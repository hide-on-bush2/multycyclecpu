==> flow/design.v <==
module RegisterFile(
    input CLK, RegDst, RegWre, DBDataSrc,
    input [4:0] rs, rt, rd,
    input [31:0] dataFromALU, dataFromRW,
    output [31:0] Data1, Data2,
    output reg [31:0] writeData
);
wire [4:0] writeReg; 
assign writeReg = RegDst ? rd : rt;
always @(negedge CLK) begin
    writeData = DBDataSrc ? dataFromRW : dataFromALU;
end
reg [31:0] register[0:31];
integer i;
initial begin
    for(i = 0;i < 32;i++) 
        register[i] <= 0;
end
assign Data1 = register[rs];
assign Data2 = register[rt];
always @ (negedge CLK) begin
    if(RegWre && writeReg)
        register[writeReg] <= writeData; 
end
endmodule 
Tool chain data of RegisterFile --
The steps from the RTL of RegisterFile to its reports follow in flow order. Line numbers count from 1 in the design file above. The mark n/a stands for no value.
Inputs: top module RegisterFile, clock port CLK, cell library sky130hd, library corner tt_025C_1v80

Word level --
Counts by Yosys on the flattened word-level netlist (proc, flatten, opt, wreduce; memories kept). Register bits leave out memories and registers merged into their read ports (data or address); mux counts leave out enables and synchronous resets folded into registers. Print and check cells are left out. Cells with the same type and inputs are merged into one. Yosys's memory passes give these memory sizes; they may raise the number of words (mostly to a power of two), join words into wider ones and drop unused or constant bits.
Operators by class: muxes and demuxes 5, reduce/logical cells 1
Operators with widths (count):
- 32-bit 2-to-1 mux | 2
- 5-bit 2-to-1 mux | 2
- 1-bit by 5-bit logical AND with 1-bit output | 1
- 1-bit 2-to-1 mux | 1
Storage and ports: register bits after elaboration 32, bits in writable memories 1024, memories 1, input port bits 83, output and inout bits 96, elaborated cells 8
Memory list:
- register | words 32, bits a word 32, read ports 2, wr ports 1, RTL line 13 | reg [31:0] register[0:31];

Logic depth --
Longest topological path by Yosys (ltp), each cell counted once; first at word level (registers and memories cut), then after technology mapping (sequential cells cut; the memories' decode and read muxes count).
Depth: depth after elaboration 3, ABC_AREA 0, depth in mapped cells 8, mapped depth without buffers 5

Synthesis result --
Yosys stat after the flow's synthesis: flattened, memories mapped to cells. It holds for the ABC_AREA given above (unset counts as 0); a run with the other value may have another netlist.
Synthesis totals: standard cells after synthesis 3477, synthesis area 49971.7 um^2, sequential part of the area 31390.1 um^2, mapped flip-flops 1056, buffers 261
Cells by type:
- sky130_fd_sc_hd__edfxtp_1 | count 1024, area in all 3.07E+04 um^2
- sky130_fd_sc_hd__mux2i_1 | count 1025, area in all 1.03E+04 um^2
- sky130_fd_sc_hd__a22oi_1 | count 192, area in all 1.44E+03 um^2
- sky130_fd_sc_hd__a22o_1 | count 128, area in all 1.12E+03 um^2
- sky130_fd_sc_hd__nand3_1 | count 193, area in all 965.926 um^2
- sky130_fd_sc_hd__a21oi_1 | count 192, area in all 960.922 um^2
- sky130_fd_sc_hd__nand2_1 | count 206, area in all 773.242 um^2
- sky130_fd_sc_hd__dfxtp_1 | count 32, area in all 640.614 um^2
- sky130_fd_sc_hd__buf_4 | count 67, area in all 502.982 um^2
- sky130_fd_sc_hd__buf_6 | count 43, area in all 484.214 um^2
- sky130_fd_sc_hd__a31oi_1 | count 64, area in all 400.384 um^2
- sky130_fd_sc_hd__mux2_1 | count 30, area in all 337.824 um^2
- sky130_fd_sc_hd__buf_2 | count 65, area in all 325.312 um^2
- sky130_fd_sc_hd__nor3_1 | count 65, area in all 325.312 um^2
- sky130_fd_sc_hd__clkbuf_1 | count 71, area in all 266.506 um^2
- sky130_fd_sc_hd__nor2_1 | count 33, area in all 123.869 um^2
- sky130_fd_sc_hd__buf_1 | count 13, area in all 48.797 um^2
- sky130_fd_sc_hd__mux2_2 | count 3, area in all 33.782 um^2
Not listed: further types 16, cells in them 31.

==> results <==
Design RegisterFile on sky130hd. What follows are 2 stored runs of the flow, each under its own settings; their order means nothing. The constraints put input and output delay at 20% of the set period each and load the outputs with 0.01 pF.
By "total design power" is meant OpenSTA's value without simulated activity: inputs other than the clock are taken to toggle once in ten clock periods, and the tool carries that through the logic.

* Stored run 1 | settings: period_ns 14.9; CORE_UTILIZATION 57; SETUP_SLACK_MARGIN 0.95; PLACE_DENSITY_LB_ADDON 0.2; CORE_MARGIN 2; CELL_PAD_IN_SITES_GLOBAL_PLACEMENT 1; CELL_PAD_IN_SITES_DETAIL_PLACEMENT 1; TNS_END_PERCENT 50; GPL_ROUTABILITY_DRIVEN 0; MIN_ROUTING_LAYER met2; CAP_MARGIN 20; SLEW_MARGIN 20 | did not finish, routing stopped with GRT-0232
* Stored run 2 | settings: period_ns 12.5; CORE_UTILIZATION 20; SETUP_SLACK_MARGIN -0.97; PLACE_DENSITY_LB_ADDON 0.19; CORE_ASPECT_RATIO 0.8; CELL_PAD_IN_SITES_GLOBAL_PLACEMENT 0; CELL_PAD_IN_SITES_DETAIL_PLACEMENT 1; CTS_CLUSTER_SIZE 75; MAX_ROUTING_LAYER met5; CAP_MARGIN 20; CORE_MARGIN 2; SLEW_MARGIN 20 | results: full die area 253898.0 um^2; total design power 0.009893 W; worst setup slack after layout 0.663 ns; post-route worst hold slack 0.734 ns; mapped cell area after synthesis 49971.7 um^2; standard-cell area after routing 63786.2 um^2
