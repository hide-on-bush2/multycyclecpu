==> flow/design.v <==
module DataMemory(
    input CLK,
    input wire [31:0] DAddr,   
    input wire [31:0] DataIn, 
    input RD,              
    input WR,               
    output wire [31:0] DataOut
);
reg [7:0] Memory [0:127]; 
reg [31:0] DataInR;
wire [31:0] address;
assign address = (DAddr << 2);
always @(negedge CLK) begin
    DataInR = DataIn;
end
assign DataOut[7:0] = (RD == 0) ? Memory[address + 3] : 8'bz; 
assign DataOut[15:8] = (RD == 0) ? Memory[address + 2] : 8'bz;
assign DataOut[23:16] = (RD == 0) ? Memory[address + 1] : 8'bz;
assign DataOut[31:24] = (RD == 0) ? Memory[address] : 8'bz;
always @ (negedge CLK) begin
    if(WR == 0) begin
        Memory[address] <= DataInR[31:24];
        Memory[address + 1] <= DataInR[23:16];
        Memory[address + 2] <= DataInR[15:8];
        Memory[address + 3] <= DataInR[7:0];
    end
end
endmodule
* Step by step through the tools: DataMemory
What the tools print for DataMemory, step after step.
Line numbers count from 1 in the design file above.
Operators carry their Yosys type and port widths (W data, S select, Z words).
Cell names lack the library's common part.
The mark -- stands for no value.
- Top :: DataMemory
- Clock :: CLK
- Cell library :: sky130hd
- Timing corner :: tt_025C_1v80

* Word-level counts
Source: Yosys, flattened and elaborated, memories not mapped. Widths are those after wreduce; folded enables and synchronous resets count as part of the registers. Registers that Yosys merges into a memory's read port (data or address) are not register bits. Print and check cells do not count. Equal cells are merged and count once.
Yosys's memory passes give these memory sizes; they may raise the number of words (mostly to a power of two), join words into wider ones and drop unused or constant bits.
- Clocked read ports x word width :: 0
- Memory bits (read-only) :: 0
- Input bits :: 67
- Memory bits (writable) :: 1024
- Flip-flop bits (word level) :: 32
- Bits in latches :: 0
- Memory cells :: 1
- Magnitude comparators :: 0
- $add $sub $neg :: 3
- Eq/ne operators :: 0
- Multiplexer cells :: 13
- Bitwise operators :: 0
- Multiply operators :: 0
- Reductions and logical operators :: 0
- Shifts and indexed selects :: 0
- Div/mod/pow operators :: 0
** Memories
- Memory :: depth 128, bits a word 8, rd ports 4, wr ports 4, RTL line 9 : reg [7:0] Memory [0:127];
** Operator list (number)
- $mux W8 :: 8
- $mux W7 :: 4
- $add A7 B2 Y7 const B :: 2
- $add A7 B1 Y7 const B :: 1
- $mux W1 :: 1

* Longest topological paths
Yosys ltp: most cells in a row. Word level: on the elaborated netlist, between registers, memories and ports. Mapped: between sequential cells and ports; inverters and the memories' decode and read muxes count.
- Word-level depth :: 2
- ABC_AREA :: 1
- Mapped depth :: 11
- Gate-level depth less buffers :: 9

* Mapped cells and area
The flow's flattened synthesis, as Yosys stat reports it; memories are mapped. The netlist is that of the ABC_AREA named above (0 if unset); the other value can give another one.
The area totals of this step are shown rounded.
** Cell types
- edfxtp_1 :: number 1024, area in all 3.07E+04 um^2
- nand2_1 :: number 1337, area in all 5.02E+03 um^2
- inv_1 :: number 1029, area in all 3.86E+03 um^2
- nand3_1 :: number 510, area in all 2.55E+03 um^2
- nor2_1 :: number 354, area in all 1.33E+03 um^2
- dfxtp_1 :: number 32, area in all 640.614 um^2
- buf_2 :: number 119, area in all 595.571 um^2
- buf_4 :: number 24, area in all 180.173 um^2
- clkbuf_1 :: number 39, area in all 146.39 um^2
- nor2_2 :: number 3, area in all 18.768 um^2
- inv_4 :: number 1, area in all 6.256 um^2
- buf_1 :: number 1, area in all 3.754 um^2
- clkinv_1 :: number 1, area in all 3.754 um^2
- Chip area (Yosys) :: 45100 um^2
- Sequential part of the area :: 31400 um^2
- Flip-flops :: 1056
- Mapped cells :: 4474

Wiki page: DataMemory / flow data

Record of 2 stored runs of the RTL-to-layout flow on DataMemory, platform sky130hd. The runs are unordered. Constraints: input delay and output delay 20% of the set period each, output load 0.01 pF.
By "power consumption" is meant OpenSTA's value without simulated activity: inputs other than the clock are taken to toggle once in ten clock periods, and the tool carries that through the logic.
Values from the reports are rounded here.

* Entry A
** Files
==> flow/run.sh <==
#!/bin/bash
# the make line also repeats the synthesis and layout settings of config.mk as NAME=value (left out here)
make -C /OpenROAD-flow-scripts/flow DESIGN_CONFIG=/design/flow/config.mk WORK_HOME=/design/flow/orfs CLKGATE_MAP_FILE= finish
==> flow/config.mk <==
export PLATFORM = sky130hd
export DESIGN_NAME = DataMemory
export DESIGN_NICKNAME = DataMemory
export VERILOG_FILES = /design/flow/design.v
export SDC_FILE = /design/flow/constraint.sdc
export NUM_CORES = 4
export LEC_CHECK = 0
export ABC_AREA = 1
export CAP_MARGIN = 40
export CORE_MARGIN = 2
export CORE_UTILIZATION = 37
export CTS_CLUSTER_DIAMETER = 235
export GPL_ROUTABILITY_DRIVEN = 0
export HOLD_SLACK_MARGIN = -0.04
export MAX_ROUTING_LAYER = met5
export PLACE_DENSITY_LB_ADDON = 0.07
export SLEW_MARGIN = 30
==> flow/constraint.sdc <==
create_clock -name core_clock -period 14.7 [get_ports {CLK}]
set_input_delay 2.9400 -clock core_clock [delete_from_list [all_inputs] [get_ports {CLK}]]
set_output_delay 2.9400 -clock core_clock [all_outputs]
set_load 0.01 [all_outputs]
** Results
- Post-route setup TNS :: 0.000 ns
- Die size :: 125000 um^2
- Chip area in the Yosys report :: 45100 um^2
- Area of the standard cells in the finished layout :: 56500 um^2
- Power consumption :: 7.98 mW
- Worst setup slack after layout :: 1.78 ns

* Entry B
** Files
==> flow/run.sh <==
#!/bin/bash
# the make line also repeats the synthesis and layout settings of config.mk as NAME=value (left out here)
make -C /OpenROAD-flow-scripts/flow DESIGN_CONFIG=/design/flow/config.mk WORK_HOME=/design/flow/orfs CLKGATE_MAP_FILE= finish
==> flow/config.mk <==
export PLATFORM = sky130hd
export DESIGN_NAME = DataMemory
export DESIGN_NICKNAME = DataMemory
export VERILOG_FILES = /design/flow/design.v
export SDC_FILE = /design/flow/constraint.sdc
export NUM_CORES = 4
export LEC_CHECK = 0
export ABC_AREA = 1
export CAP_MARGIN = 20
export CELL_PAD_IN_SITES_DETAIL_PLACEMENT = 1
export CORE_MARGIN = 2
export CORE_UTILIZATION = 26
export CTS_CLUSTER_SIZE = 19
export GPL_ROUTABILITY_DRIVEN = 0
export MIN_ROUTING_LAYER = met1
export SETUP_SLACK_MARGIN = -0.39
export SLEW_MARGIN = 20
export TNS_END_PERCENT = 80
==> flow/constraint.sdc <==
create_clock -name core_clock -period 18.4 [get_ports {CLK}]
set_input_delay 3.6800 -clock core_clock [delete_from_list [all_inputs] [get_ports {CLK}]]
set_output_delay 3.6800 -clock core_clock [all_outputs]
set_load 0.01 [all_outputs]
** Results
- Post-route setup TNS :: 0.000 ns
- Die size :: 177000 um^2
- Chip area in the Yosys report :: 45100 um^2
- Area of the standard cells in the finished layout :: 56400 um^2
- Power consumption :: 6.49 mW
- Worst setup slack after layout :: 2.39 ns
